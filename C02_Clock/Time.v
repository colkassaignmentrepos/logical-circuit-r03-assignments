==> flow/design.v <==
module m_second_timer(input one_hz_clk, output [3:0] dig1, output [3:0] dig0, output carry);
	wire [3:0] dig1_cnt;
	wire [3:0] dig0_cnt;
	wire carry_to_dig1;
	wire carry_to_minute;
	m_u_counter #(5) u0(carry_to_dig1, dig1_cnt, carry_to_minute);
	m_u_counter #(9) u1(one_hz_clk, dig0_cnt, carry_to_dig1);
	assign dig1=dig1_cnt;
	assign dig0=dig0_cnt;
	assign carry=carry_to_minute;
endmodule
module m_minute_timer(input carry_from_second, output [3:0] dig1, output [3:0] dig0, output carry);
	wire [3:0] dig1_cnt;
	wire [3:0] dig0_cnt;
	wire carry_to_dig1;
	wire carry_to_hour;
	m_u_counter #(5) u0(carry_to_dig1, dig1_cnt, carry_to_hour);
	m_u_counter #(9) u1(carry_from_second, dig0_cnt, carry_to_dig1);
	assign dig1=dig1_cnt;
	assign dig0=dig0_cnt;
	assign carry=carry_to_hour;
endmodule
module m_hour_timer(input carry_from_minute, output [3:0] dig1, output [3:0] dig0);
	reg [3:0] dig1_cnt;
	reg [3:0] dig0_cnt;
	reg [4:0] hour;
	always @(posedge carry_from_minute) begin
		if(hour == 5'd23) begin
			dig1_cnt=4'h0;
			dig0_cnt=4'h0;
			hour = 5'd0;
		end
		else if (dig0_cnt == 4'h9) begin
			dig0_cnt = 0;
			dig1_cnt = dig1_cnt + 1;
			hour = hour + 1;
		end
		else begin
			dig0_cnt = dig0_cnt + 1;
			hour = hour + 1;
		end
	end
	assign dig1=dig1_cnt;
	assign dig0=dig0_cnt;
endmodule
# Tool chain data of m_hour_timer
# The steps from the RTL of m_hour_timer to its reports follow in flow order.
# Lines are those of the file above, counted from 1.
# Library cell names are shortened.
# A cell with - has no value.
[setup]
top = "m_hour_timer"
clock_port = "carry_from_minute"
cell_library = "sky130hd"
pvt_corner = "tt_025C_1v80"

# Elaborated design
# Counts by Yosys on the flattened word-level netlist (proc, flatten, opt, wreduce; memories kept). Register bits leave out memories and registers merged into their read ports (data or address); mux counts leave out enables and synchronous resets folded into registers. Print and check cells are left out. Cells with the same type and inputs are merged into one.
[bits]
inputBits = 1
output_inout_bits = 8
regBits = 13
[op_classes]
n_reduce_logical = 1
addsub = 3
n_eq = 2
[op_table]
columns = ["cell", "n"]
rows = [
  ["adder 4 x 1 -> 4 bit (second input constant)", 2],
  ["adder 5 x 1 -> 5 bit (second input constant)", 1],
  ["== test 5 bit (second input constant)", 1],
  ["== test 4 bit (second input constant)", 1],
  ["OR reduction 2 bit", 1],
]

# Longest topological paths
# Depth = most cells in a row (Yosys ltp): at word level without a register or memory, in the mapped netlist without a sequential cell, where the memories' decode and read muxes count.
[depth]
ltp_word = 2
ABC_AREA = 0
depth_mapped = 5

# Synthesis result
# The flow's flattened synthesis, as Yosys stat reports it; memories are mapped. The netlist is that of the ABC_AREA named above (0 if unset); the other value can give another one.
# Totals and module areas in this step are rounded.
[synth_totals]
cells = 50
buffers = 0
synth_area_um2 = 524
ff_cells = 13
[by_type]
columns = ["type", "n", "area_total_um2"]
rows = [
  ["dfxtp_1", 13, 260.25],
  ["ha_1", 4, 50.048],
  ["xor2_1", 5, 43.792],
  ["nor2_1", 9, 33.782],
  ["nand3b_4", 1, 20.019],
  ["nand4b_1", 2, 17.517],
  ["nand3_1", 3, 15.014],
  ["nor3b_2", 1, 12.512],
  ["nand2_1", 3, 11.261],
  ["mux2i_1", 1, 10.01],
  ["o21ai_0", 2, 10.01],
  ["a21oi_2", 1, 8.758],
  ["xnor2_1", 1, 8.758],
  ["and2_1", 1, 6.256],
  ["nand2b_1", 1, 6.256],
  ["or3_1", 1, 6.256],
  ["inv_1", 1, 3.754],
]

# Path before layout
# OpenSTA on the mapped netlist: ideal clock, no wires. The path of least setup slack (recovery checks aside). Input and output delay are each 20% of the period. Register names are those of the netlist, which keeps one name where synthesis merged equal registers.
[synth_path]
path_type = "flip-flop to flip-flop"
from = "reg dig0_cnt[0]"
to = "reg dig1_cnt[3]"
setup_slack_ns = 0.528
t_first_pin_ns = 0.000
delay_ns = 1.312
required_ns = 1.774
stages = 5
arrival_ns = 1.246
setup_ns = 0.066
clock_period_ns = 1.84
n_path_buf = 0
synth_period_reached_ns = 1.312
# "delay_ns" is the arrival time less input delay plus setup time.
# "stages": output pins that drive a net of the path, with the launching flip-flop's if there is one; two outputs of one cell count as two.
# "synth_period_reached_ns" = period - worst setup slack (recovery checks aside). The figure is calculated, with input and output delays left at 20% of the set period.
# Between the ends stands the longest chain of elaborated cells between them, by number of cells; it is not shown to be the way that was timed. Of several equally long chains one is given.
# Each line given opens the expression or statement behind the cell; cells for indexed reads and writes are added by Yosys, which also makes memories of some case tables.
# At most two assigning lines are given for a register; there are more.
[synth_via]
path_cell_list = "dfxtp_1 -> ha_1 -> nand3b_4 -> or3_1 -> a21oi_2"
elab_chain_cells = 1
cone_cells = 1
cone_classes = "eq/ne (1)"
[synth_rtl]
columns = ["element", "line_no", "source"]
rows = [
  ["start, declared", 25, "reg [3:0] dig0_cnt;"],
  ["start, assigned", 30, "dig0_cnt=4'h0;"],
  ["start, assigned", 39, "dig0_cnt = dig0_cnt + 1;"],
  ["== test 4 bit", 33, "else if (dig0_cnt == 4'h9) begin"],
  ["end, assigned", 29, "dig1_cnt=4'h0;"],
  ["end, assigned", 35, "dig1_cnt = dig1_cnt + 1;"],
  ["end, declared", 24, "reg [3:0] dig1_cnt;"],
]

# Worst path after layout
# Path of least setup slack in the final report of job 1 (OpenROAD, finished layout, wires in). Where an end is a register, its clock arrival counts in the times.
[layout_path]
path_type = "flip-flop to output port"
from = "reg dig0_cnt[3]"
to = "out dig0[3]"
setup_slack_ns = 0.09
out_delay_ns = 0.35
stages = 2
arrival_ns = 1.30
required_ns = 1.39
n_path_buf = 1
clock_period_ns = 1.74
t_first_pin_ns = 0.27
# At most two assigning lines are given for a register; there are more.
[layout_via]
path_cell_list = "dfxtp_1 -> clkdlybuf4s50_1"
elab_chain_cells = 0
cone_cells = 0
[layout_rtl]
columns = ["element", "line_no", "source"]
rows = [
  ["start, declared", 25, "reg [3:0] dig0_cnt;"],
  ["start, assigned", 30, "dig0_cnt=4'h0;"],
  ["start, assigned", 39, "dig0_cnt = dig0_cnt + 1;"],
  ["end, declared", 23, "module m_hour_timer(input carry_from_minute, output [3:0] dig1, output [3:0] dig0);"],
]

# Design m_hour_timer on sky130hd. What follows are 2 stored runs of the flow, each under its own settings; their order means nothing. The constraints put input and output delay at 20% of the set period each and load the outputs with 0.01 pF.
# "worst_setup_path_time_ns" means the part of the period allowed to the worst setup path (the constraints hold back 20% at inputs and 20% at outputs) less its slack; where the path has registers, the arrival times of their clocks count too.
# By "power_total_uw" is meant OpenSTA's value without simulated activity: inputs other than the clock are taken to toggle once in ten clock periods, and the tool carries that through the logic.
# Values from the reports are rounded here.

[[run]]
name = "job 1"
[run.settings]
period_ns = 1.74
CORE_UTILIZATION = 50
PLACE_DENSITY = 0.48
ABC_AREA = 0
CTS_CLUSTER_DIAMETER = 175
CAP_MARGIN = 15
SLEW_MARGIN = 40
MIN_ROUTING_LAYER = "met1"
CORE_MARGIN = 2
[run.results]
power_total_uw = 444
final_hold_ws_ns = 0.461
synth_chip_area_um2 = 524
worst_setup_path_time_ns = 1.30
worstPathKind = "flip-flop to output port"
ws_setup_ns = 0.095
die_area_um2 = 1320
finish.utilization_pct = 67.3

[[run]]
name = "job 2"
[run.settings]
period_ns = 2.4
CORE_UTILIZATION = 49
SETUP_SLACK_MARGIN = 0.43
CORE_ASPECT_RATIO = 1.29
CORE_MARGIN = 9
ABC_AREA = 0
GPL_TIMING_DRIVEN = 0
GPL_ROUTABILITY_DRIVEN = 0
CTS_CLUSTER_SIZE = 66
CTS_CLUSTER_DIAMETER = 221
CAP_MARGIN = 20
SLEW_MARGIN = 20
[run.results]
outcome = "incomplete, floorplanning halted on PDN-0185"
