==> flow/design.v <==
module m_prescale5M(input clk,output c_out);
	reg [22:0] cnt;
	wire wcout;
	assign wcout=(cnt==23'd4999999) ? 1'b1 : 1'b0;
	assign c_out=wcout;
	always @(posedge clk) begin
		if(wcout==1'b1)
			cnt=0;
		else
			cnt=cnt+1;
	end
endmodule
module m_timer(input clk,output [9:0] sec);
	reg [3:0] dcnt;
	wire [9:0] wsec;
	wire c1;	 
	m_prescale5M u0(clk,c1);
	always @(posedge clk) begin
		if(c1==1'b1) begin
			if(dcnt==4'd9)
				dcnt=0;
			else
				dcnt=dcnt+1;
		end
	end
	assign wsec[0]=(dcnt==4'd0) ? 1'b1 : 1'b0;
	assign wsec[1]=(dcnt==4'd1) ? 1'b1 : 1'b0;
	assign wsec[2]=(dcnt==4'd2) ? 1'b1 : 1'b0;
	assign wsec[3]=(dcnt==4'd3) ? 1'b1 : 1'b0;
	assign wsec[4]=(dcnt==4'd4) ? 1'b1 : 1'b0;
	assign wsec[5]=(dcnt==4'd5) ? 1'b1 : 1'b0;
	assign wsec[6]=(dcnt==4'd6) ? 1'b1 : 1'b0;
	assign wsec[7]=(dcnt==4'd7) ? 1'b1 : 1'b0;
	assign wsec[8]=(dcnt==4'd8) ? 1'b1 : 1'b0;
	assign wsec[9]=(dcnt==4'd9) ? 1'b1 : 1'b0;
	assign sec=wsec;
endmodule
# Reports on m_timer
# What the tools print for m_timer, step after step.
# Line numbers count from 1 in the design file above.
# Library cell names are shortened.
# Not given: --
# design
top	m_timer
clk_port	clk
library	sky130hd
lib_corner	tt_025C_1v80

# Elaborated design
# Source: Yosys, flattened and elaborated, memories not mapped. Widths are those after wreduce; folded enables and synchronous resets count as part of the registers. Registers that Yosys merges into a memory's read port (data or address) are not register bits. Print and check cells do not count. Equal cells are merged and count once.
# classes
n_eq	10
muxes	11
reduce_logical	1
n_addsub	2
# op_table
operator	n
23-bit by 1-bit adder with 23-bit output (second input constant)	1
23-bit == test (second input constant)	1
4-bit by 3-bit == test with 1-bit output (second input constant)	4
1-bit 2-to-1 mux	11
4-bit by 2-bit == test with 1-bit output (second input constant)	2
4-bit == test (second input constant)	2
4-bit by 1-bit adder with 4-bit output (second input constant)	1
4-bit by 1-bit == test with 1-bit output (second input constant)	1
4-bit zero test	1
# bits
output_inout_bits	10
reg_bits	27
in_bits	1

# Longest topological paths
# Depth = most cells in a row (Yosys ltp): at word level without a register or memory, in the mapped netlist without a sequential cell, where the memories' decode and read muxes count.
# logic_depth
depth_word	2
ABC_AREA	0
mapped_depth	6
ltp_nobuf	5

# Netlist
# Yosys stat after the flow's synthesis: flattened, memories mapped to cells. It holds for the ABC_AREA given above (unset counts as 0); a run with the other value may have another netlist.
# Totals and module areas in this step are rounded.
# types
type	n	area_total_um2
dfxtp_1	23	460.442
edfxtp_1	4	120.115
xnor2_1	10	87.584
xor2_1	8	70.067
ha_1	5	62.56
nor2_1	14	52.55
nand3_1	10	50.048
nand4_1	6	37.536
inv_1	9	33.782
nand2_1	9	33.782
and2_1	5	31.28
nor3_1	6	30.029
and4_1	3	26.275
o31ai_1	3	22.522
or4_1	3	22.522
nor4bb_1	2	20.019
o21ai_0	4	20.019
nor2b_1	3	18.768
# Not listed: further types 12, cells in them 18.
# mapped
ffs	27
synth_area_um2	1320
seqArea_um2	581
buffers	3
stdcells	145
# By module: a second synthesis without flattening, with its own total; a netlist apart from the flattened one above.
# unflattened
cells_unflattened	138
area_unflattened_um2	1310
# Each row is one instance without its submodules.
# modules
mod	area_um2	n_inst	n_cells	mod_seq_area_um2
m_prescale5M	983	1	107	460
m_timer	330	1	31	120

# Path before layout
# Path of least setup slack by OpenSTA after synthesis, without wires, with an ideal clock, recovery checks aside; 20% of the period is set as input and as output delay. Where synthesis merged equal registers, the netlist keeps one of their names.
# synth_timing
path_kind	reg-to-reg
from	register u0.cnt[0]
to	register dcnt[0]
arrival_time_ns	1.659
t_required_ns	4.401
t_first_pin_ns	0.000
path_delay_ns	2.018
stages	6
setup_ns	0.359
setup_slack_ns	2.742
period_ns	4.76
path_buffers	1
period_less_setup_slack_ns	2.018
# "path_delay_ns" is the arrival time less input delay plus setup time.
# "stages" counts driving pins, that of a launching flip-flop among them; a cell with two outputs on the path counts twice.
# "period_less_setup_slack_ns" is the clock period less the worst setup slack; recovery checks do not enter. This is arithmetic on one report: input and output delays are still those of the set period (20% each).
# Between the ends stands the longest chain of elaborated cells between them, by number of cells; it is not shown to be the way that was timed. Of several equally long chains one is given.
# A line is the first line of the expression or statement that the cell stems from. Yosys adds cells for indexed reads and writes and turns some case tables into memories.
# synth_between
cell_sequence	dfxtp_1 -> ha_1 -> nand4_2 -> or3_2 -> nor2_1 -> clkbuf_1
elab_chain_len	2
cells_between	2
cone_lines	1
cone_classes	eq/ne: 1; mux: 1
# synth_rtl
item	line	rtl
start: declaration	2	reg [22:0] cnt;
start: assignment	8	cnt=0;
start: assignment	10	cnt=cnt+1;
23-bit == test	4	assign wcout=(cnt==23'd4999999) ? 1'b1 : 1'b0;
1-bit 2-to-1 mux	4
end: assignment	21	dcnt=0;
end: assignment	23	dcnt=dcnt+1;
end: declaration	14	reg [3:0] dcnt;

# Worst path after layout
# From the final timing report of run A: the path of least setup slack in the routed layout; clock arrival at registers is part of the times.
# layout_timing
path_kind	reg-to-output
from	register dcnt[1]
to	output port sec[7]
stages	5
t_required_ns	1.58
path_buffers	2
t_first_pin_ns	0.27
setup_slack_ns	0.11
period_ns	1.97
arrival_time_ns	1.47
# Between the ends stands the longest chain of elaborated cells between them, by number of cells; it is not shown to be the way that was timed. Of several equally long chains one is given.
# layout_between
cell_sequence	edfxtp_1 -> buf_4 -> ha_2 -> and2_1 -> dlygate4sd2_1
elab_chain_len	2
cells_between	2
cone_lines	1
cone_classes	eq/ne: 1; mux: 1
# layout_rtl
item	line	rtl
start: declaration	14	reg [3:0] dcnt;
start: assignment	21	dcnt=0;
start: assignment	23	dcnt=dcnt+1;
4-bit by 3-bit == test with 1-bit output	33	assign wsec[7]=(dcnt==4'd7) ? 1'b1 : 1'b0;
1-bit 2-to-1 mux	33
end: declaration	13	module m_timer(input clk,output [9:0] sec);

# Measured data: module m_timer, platform sky130hd, 2 stored runs of the flow under differing settings, order arbitrary. Input and output delays are each 20% of the period that was set; the output load is 0.01 pF.
# "period_less_ws_ns" is the run's clock period less its worst setup slack. It is reckoned from that one timing run; input and output delays stay at 20% of the period that was set.
# "critical_path_time_ns" is the time allowed to the run's worst setup path (the clock period less input and output delay, where it has them) less its slack. Clock arrival times count: a late capture clock shortens it, a late launch clock lengthens it.
# "power_total_mw" rests on the timing tool's default activity at the inputs, not on a simulated workload.
# Measured values are rounded.
# A setting shown as - is not set for that run.
run name	period_ns	CORE_UTILIZATION	PLACE_DENSITY	TNS_END_PERCENT	GPL_TIMING_DRIVEN	CAP_MARGIN	SLEW_MARGIN	CORE_MARGIN	PLACE_DENSITY_LB_ADDON	CELL_PAD_IN_SITES_DETAIL_PLACEMENT	GPL_ROUTABILITY_DRIVEN	MIN_ROUTING_LAYER	critical_path_time_ns	worst_setup_path_type	power_total_mw	dieArea_um2	synth_area_um2	finalCellArea_um2	fin_ws_ns	period_less_ws_ns	util_frac	total_negative_slack_ns
run A	1.97	26	0.93	40	1	40	0	2	-	-	-	-	1.47	reg-to-output	0.864	5670	1320	1630	0.107	1.863	0.339	0.000
run B	1.25	41	-	60	-	40	20	2	0.22	0	1	met2	1.73	reg-to-reg	1.28	3690	1320	2220	-0.480	1.730	0.726	-12.4
